==> flow/design.v <==
`timescale 1ns/10ps
module LBP ( clk, reset, gray_addr, gray_req, gray_ready, gray_data, lbp_addr, lbp_valid, lbp_data, finish);
input   	        clk;
input   	        reset;
output  reg[13:0] 	gray_addr;
output  reg       	gray_req;
input   	        gray_ready;
input   [7:0] 	    gray_data;
output  reg[13:0] 	lbp_addr;
output  reg	        lbp_valid;
output  reg[7:0] 	lbp_data;
output  reg	        finish;
parameter BYTE = 8 ;
parameter WORD = 8 ;
parameter PTR_WIDTH = BYTE;
parameter CNT_WIDTH = BYTE;
parameter IMG_WIDTH = 128;
localparam IDLE                      = 6'b000001 ;
localparam RD_CENTER                 = 6'b000010 ;
localparam RD_SURROUND_PIXEL         = 6'b000100 ;
localparam ACC                       = 6'b001000 ;
localparam WB                        = 6'b010000 ;
localparam DONE                      = 6'b100000 ;
reg [7:0] l1_curState,l1_nxtState;
wire state_IDLE                          =  l1_curState [0];
wire state_RD_CENTER                     =  l1_curState [1];
wire state_RD_SURROUND_PIXEL             =  l1_curState [2];
wire state_ACC                           =  l1_curState [3];
wire state_WB                            =  l1_curState [4];
wire state_DONE                          =  l1_curState [5];
reg[PTR_WIDTH-1:0] row_ptr;
reg[PTR_WIDTH-1:0] col_ptr;
reg[PTR_WIDTH-1:0] offset_row;
reg[PTR_WIDTH-1:0] offset_col;
reg[PTR_WIDTH-1:0] offset_cnt;
reg[WORD-1:0] surrounding_pixel_value;
reg[WORD-1:0] acc_ff;
reg[WORD-1:0] center_pixel_ff;
reg[WORD-1:0] surrounding_pixel_ff;
reg[WORD-1:0] result_buf;
wire imgRightBoundReach_f = (col_ptr == (IMG_WIDTH-2));
wire imgBottomBoundReach_f = (row_ptr == (IMG_WIDTH-2));
wire acc_done_f = offset_cnt == 7;
wire lbp_done_f = imgRightBoundReach_f && imgBottomBoundReach_f;
always @(posedge clk or posedge reset)
begin:L1_FSM
    #5;
    if(reset)
    begin
        l1_curState <=  IDLE;
    end
    else
    begin
        l1_curState <=  l1_nxtState;
    end
end
always @(*)
begin:L1_FSM_NXT
    case(l1_curState)
        IDLE:
        begin
            l1_nxtState =  gray_ready ?  RD_CENTER : IDLE;
            finish = 0;
        end
        RD_CENTER:
        begin
            l1_nxtState = RD_SURROUND_PIXEL;
            finish = 0;
        end
        RD_SURROUND_PIXEL:
        begin
            l1_nxtState = ACC;
            finish = 0;
        end
        ACC:
        begin
            l1_nxtState = acc_done_f ? WB : RD_SURROUND_PIXEL ;
            finish = 0;
        end
        WB:
        begin
            l1_nxtState = lbp_done_f ? DONE : RD_CENTER;
            finish = 0;
        end
        DONE:
        begin
            l1_nxtState = IDLE;
            finish = 1;
        end
        default:
        begin
            l1_nxtState = IDLE;
            finish = 0;
        end
    endcase
end
always @(posedge clk or posedge reset)
begin: LBP_MEM_CTR
    if(reset)
    begin
        lbp_addr  <= 'd0;
        lbp_data  <= 'd0;
        lbp_valid <= 'd0;
    end
    else
    begin
        lbp_addr  <= state_WB ? row_ptr*(IMG_WIDTH) + col_ptr : 'dz;
        lbp_data  <= acc_ff;
        lbp_valid <= state_WB;
    end
end
always @(*)
begin: GRAY_MEM_CTR
    if(state_RD_CENTER)
    begin
        gray_addr = row_ptr * (IMG_WIDTH) + col_ptr;
    end
    else if(state_RD_SURROUND_PIXEL)
    begin
        gray_addr = offset_row * (IMG_WIDTH) + offset_col;
    end
    else
    begin
        gray_addr = 'dz;
    end
    gray_req  = state_RD_CENTER || state_RD_SURROUND_PIXEL;
end
always @(posedge clk or posedge reset)
begin: OFFFSET_CNT
    #5;
    if(reset)
    begin
        offset_cnt <= 0;
    end
    else if(state_RD_CENTER)
    begin
        offset_cnt <= 0;
    end
    else if(state_ACC)
    begin
        offset_cnt <= offset_cnt + 1;
    end
    else
    begin
        offset_cnt <= offset_cnt;
    end
end
always @(posedge clk or posedge reset)
begin: PTRS
    #5;
    if(reset)
    begin
        row_ptr <= 1;
        col_ptr <= 1;
    end
    else if(state_WB)
    begin
        row_ptr <= imgRightBoundReach_f ? row_ptr+1 : row_ptr;
        col_ptr <= imgRightBoundReach_f ? 1 : col_ptr + 1;
    end
    else
    begin
        row_ptr <= row_ptr;
        col_ptr <= col_ptr;
    end
end
always @(*)
begin: DET_PIXEL_VALUE
    case(offset_cnt)
        'd0:
        begin
            surrounding_pixel_value = 8'b0000_0001;
            offset_row = row_ptr - 1;
            offset_col = col_ptr - 1;
        end
        'd1:
        begin
            surrounding_pixel_value = 8'b0000_0010;
            offset_row = row_ptr - 1;
            offset_col = col_ptr;
        end
        'd2:
        begin
            surrounding_pixel_value = 8'b0000_0100;
            offset_row = row_ptr - 1;
            offset_col = col_ptr + 1;
        end
        'd3:
        begin
            surrounding_pixel_value = 8'b0000_1000;
            offset_row = row_ptr;
            offset_col = col_ptr - 1;
        end
        'd4:
        begin
            surrounding_pixel_value = 8'b0001_0000;
            offset_row = row_ptr;
            offset_col = col_ptr+1;
        end
        'd5:
        begin
            surrounding_pixel_value = 8'b0010_0000;
            offset_row = row_ptr+1;
            offset_col = col_ptr-1;
        end
        'd6:
        begin
            surrounding_pixel_value = 8'b0100_0000;
            offset_row = row_ptr+1;
            offset_col = col_ptr;
        end
        'd7:
        begin
            surrounding_pixel_value = 8'b1000_0000;
            offset_row = row_ptr+1;
            offset_col = col_ptr+1;
        end
        default:
        begin
            surrounding_pixel_value = 8'b0000_0001;
            offset_row = row_ptr;
            offset_col = col_ptr;
        end
    endcase
end
always @(posedge clk or posedge reset)
begin: RD_GRAY_DATA
    #5;
    if(reset)
    begin
        center_pixel_ff <= 8'd0;
        surrounding_pixel_ff <= 8'd0;
    end
    else if(state_RD_CENTER)
    begin
        center_pixel_ff <= gray_data;
        surrounding_pixel_ff <= surrounding_pixel_ff;
    end
    else if(state_RD_SURROUND_PIXEL)
    begin
        center_pixel_ff <= center_pixel_ff;
        surrounding_pixel_ff <= gray_data;
    end
    else
    begin
        center_pixel_ff <= center_pixel_ff;
        surrounding_pixel_ff <= surrounding_pixel_ff;
    end
end
always @(posedge clk or posedge reset)
begin: ACCUMULATION
    #5;
    if(reset)
    begin
        acc_ff <= 8'd0;
    end
    else if(state_ACC)
    begin
        acc_ff <= (surrounding_pixel_ff >= center_pixel_ff) ? (surrounding_pixel_value + acc_ff) : acc_ff;
    end
    else if(state_RD_CENTER)
    begin
        acc_ff <= 8'd0;
    end
    else
    begin
        acc_ff <= acc_ff;
    end
end
endmodule
# == Reports on LBP ==
# What the tools print for LBP, step after step.
# Lines are those of the file above, counted from 1.
# Operators carry their Yosys type and port widths (W data, S select, Z words).
# A cell with n/a has no value.
# setup
design,LBP
clock,clk
library,sky130hd
pvt_corner,tt_025C_1v80

# == Word-level counts ==
# Counts by Yosys on the flattened word-level netlist (proc, flatten, opt, wreduce; memories kept). Register bits leave out memories and registers merged into their read ports (data or address). Print and check cells are left out. Cells with the same type and inputs are merged into one.
# op_classes
n_cmp,1
n_logic,1
add_sub_neg,8
equal,16
reduce_and_logical,11
mux,17
# op_table
operator,count
$pmux W8 S7,1
$mux W8,6
$mux W14,3
$eq A8 B3 Y1 const B,4
$pmux W6 S5,1
$add A14 B8 Y14,2
$add A8 B1 Y8 const B,3
$eq A8 B2 Y1 const B,2
$eq A8 B7 Y1 const B,2
$pmux W8 S2,1
$pmux W7 S2,1
$reduce_or A3 Y1,4
$sub A8 B1 Y8 const B,1
$eq A8 B1 Y1 const B,1
$add A8 B8 Y8,1
$ge A8 B8 Y1,1
$logic_not A8 Y1,1
$sub A7 B1 Y7 const B,1
$reduce_and A2 Y1,3
$eq A6 B1 Y1 const B,1
$eq A6 B2 Y1 const B,1
$eq A6 B3 Y1 const B,1
$eq A6 B4 Y1 const B,1
$eq A6 B5 Y1 const B,1
$eq A6 B6 Y1 const B,1
$mux W6,1
$mux W5,1
$ne A2 B1 Y1 const B,1
# Other operator kinds: 6; their cells: 6.
# bits
inputBits,11
output_inout_bits,39
elab_cells,64
reg_bits,77

# == Depth ==
# Longest topological path by Yosys (ltp), each cell counted once; first at word level (registers and memories cut), then after technology mapping (sequential cells cut; the memories' decode and read muxes count).
# depth
word_depth,6
ABC_AREA,1
ltp_mapped,19
ltp_nobuf,19

# == Netlist ==
# Source: synth_stat.txt of the flow (Yosys; design flattened, memories mapped). It holds for the ABC_AREA given above (unset counts as 0); a run with the other value may have another netlist.
# mapped
yosys_area_um2,4500.6
buffers,13
ff_cells,77
cell_count,548
sequential_area_um2,1930.6
# types
type,count,type_area_um2
sky130_fd_sc_hd__dfrtp_1,74,1.85E+03
sky130_fd_sc_hd__nand2_1,134,502.982
sky130_fd_sc_hd__ha_1,29,362.848
sky130_fd_sc_hd__xor2_1,31,271.51
sky130_fd_sc_hd__inv_1,60,225.216
sky130_fd_sc_hd__nand3_1,42,210.202
sky130_fd_sc_hd__o21ai_0,31,155.149
sky130_fd_sc_hd__nor2_1,32,120.115
sky130_fd_sc_hd__a21oi_1,16,80.077
sky130_fd_sc_hd__dfstp_2,3,78.826
sky130_fd_sc_hd__nand4_1,12,75.072
sky130_fd_sc_hd__o22ai_1,12,75.072
sky130_fd_sc_hd__nor2_4,6,67.565
sky130_fd_sc_hd__nor3_1,9,45.043
sky130_fd_sc_hd__nor2_2,7,43.792
sky130_fd_sc_hd__xnor2_1,4,35.034
sky130_fd_sc_hd__nand2_4,3,33.782
sky130_fd_sc_hd__nand3_2,3,30.029
# Other cell types: 21; their cells: 40.

# == Timing after synthesis ==
# Path of least setup slack by OpenSTA after synthesis, without wires, with an ideal clock, recovery checks aside; 20% of the period is set as input and as output delay. Where synthesis merged equal registers, the netlist keeps one of their names.
# synth_timing
kind,register to output
from,register offset_cnt[0]
to,output gray_addr[13]
tclk_ps,4690
required_time_ps,3752
output_delay_ps,938
delay_ps,2290
arrival_time_ps,2290
t_first_pin_ps,0
slack_ps,1462
stages,20
synth_period_reached_ps,3228
# "delay_ps" = arrival - input delay + setup time.
# A path that ends at an output port has no setup time.
# "stages" counts driving pins, that of a launching flip-flop among them; a cell with two outputs on the path counts twice.
# "synth_period_reached_ps" is the clock period less the worst setup slack; recovery checks do not enter. This is arithmetic on one report: input and output delays are still those of the set period (20% each).
# Between the ends stands the longest chain of elaborated cells between them, by number of cells; it is not shown to be the way that was timed. Of several equally long chains one is given.
# Each line given opens the expression or statement behind the cell; cells for indexed reads and writes are added by Yosys, which also makes memories of some case tables.
# A register here has more assigning lines than the two given.
# synth_between
path_cell_list,sky130_fd_sc_hd__dfrtp_1 > sky130_fd_sc_hd__inv_1 > sky130_fd_sc_hd__ha_1 > sky130_fd_sc_hd__nand2_1 > sky130_fd_sc_hd__nor2_4 > sky130_fd_sc_hd__inv_2 > sky130_fd_sc_hd__nand2_1 > sky130_fd_sc_hd__nor2_4 > sky130_fd_sc_hd__or2_0 > sky130_fd_sc_hd__nand2_1 > sky130_fd_sc_hd__nor2_1 > sky130_fd_sc_hd__a21oi_1 > sky130_fd_sc_hd__ha_1 > sky130_fd_sc_hd__ha_1 > sky130_fd_sc_hd__nand2_1 > sky130_fd_sc_hd__nor2_2 > sky130_fd_sc_hd__nand2_1 > sky130_fd_sc_hd__nand2_1 > sky130_fd_sc_hd__nand3_1 > sky130_fd_sc_hd__nand2_1
elab_chain_len,6
# synth_rtl
element,line,source
start: declaration,35,reg[PTR_WIDTH-1:0] offset_cnt;
start: assignment,141,offset_cnt <= offset_cnt + 1;
start: assignment,145,offset_cnt <= offset_cnt;
$eq A8 B3 Y1,169,case(offset_cnt)
$reduce_or A3 Y1,n/a,
$pmux W7 S2,169,
$add A14 B8 Y14,120,gray_addr = offset_row * (IMG_WIDTH) + offset_col;
$mux W14,118,else if(state_RD_SURROUND_PIXEL)
$mux W14,114,if(state_RD_CENTER)
end: declaration,5,output reg[13:0] gray_addr;

# == Worst path after layout ==
# Path of least setup slack in the final report of stored run 2 (OpenROAD, finished layout, wires in). Where an end is a register, its clock arrival counts in the times.
# The path's times are printed in steps of 10 ps; the period is the one set.
# layout_timing
kind,register to output
from,register offset_cnt[1]
to,output gray_addr[13]
t_first_pin_ps,340
tclk_ps,5560
stages,18
arrival_time_ps,3580
required_time_ps,4450
slack_ps,860
output_delay_ps,1110
# Between the ends stands the longest chain of elaborated cells between them, by number of cells; it is not shown to be the way that was timed. Of several equally long chains one is given.
# A register here has more assigning lines than the two given.
# layout_between
path_cell_list,sky130_fd_sc_hd__dfrtp_1 > sky130_fd_sc_hd__inv_1 > sky130_fd_sc_hd__ha_1 > sky130_fd_sc_hd__nand3_1 > sky130_fd_sc_hd__a31oi_1 > sky130_fd_sc_hd__nand3_1 > sky130_fd_sc_hd__nand2_1 > sky130_fd_sc_hd__nor2_1 > sky130_fd_sc_hd__a21oi_1 > sky130_fd_sc_hd__ha_1 > sky130_fd_sc_hd__ha_1 > sky130_fd_sc_hd__nand2_1 > sky130_fd_sc_hd__nor2_2 > sky130_fd_sc_hd__nand2_1 > sky130_fd_sc_hd__nand2_1 > sky130_fd_sc_hd__nand3_1 > sky130_fd_sc_hd__nand2_1 > sky130_fd_sc_hd__clkdlybuf4s50_1
elab_chain_len,6
# layout_rtl
element,line,source
start: declaration,35,reg[PTR_WIDTH-1:0] offset_cnt;
start: assignment,141,offset_cnt <= offset_cnt + 1;
start: assignment,145,offset_cnt <= offset_cnt;
$eq A8 B3 Y1,169,case(offset_cnt)
$reduce_or A3 Y1,n/a,
$pmux W7 S2,169,
$add A14 B8 Y14,120,gray_addr = offset_row * (IMG_WIDTH) + offset_col;
$mux W14,118,else if(state_RD_SURROUND_PIXEL)
$mux W14,114,if(state_RD_CENTER)
end: declaration,5,output reg[13:0] gray_addr;

# 2 stored runs of LBP in the flow (synthesis by Yosys, layout by OpenROAD, sky130hd cells), in arbitrary order. Constraints: input delay and output delay 20% of the set period each, output load 0.01 pF.
# "power_mw" rests on the timing tool's default activity at the inputs, not on a simulated workload.
# Settings: - = not set for that run.
# Results: - = not shown.
run name,period_ns,CORE_UTILIZATION,SETUP_SLACK_MARGIN,PLACE_DENSITY_LB_ADDON,CORE_MARGIN,CELL_PAD_IN_SITES_DETAIL_PLACEMENT,GPL_ROUTABILITY_DRIVEN,CTS_CLUSTER_SIZE,SLEW_MARGIN,MIN_ROUTING_LAYER,CAP_MARGIN,CORE_ASPECT_RATIO,TNS_END_PERCENT,ABC_AREA,die_footprint_um2,final_setup_ws_ps,fin_tns_ps,layout_stdcell_area_um2,holdWs_ps,synthesis_area_um2,power_mw
stored run 1,3.72,53,-0.34,0.22,3,1,0,88,15,met2,20,-,-,-,-,-,-,-,-,-,-
stored run 2,5.56,57,-,0.25,2,-,1,-,20,-,20,0.65,50,1,8639.2,865,0,5387.7,414,4500.6,2.553
# Stored run 1: stopped before the end: routing reported GRT-0232
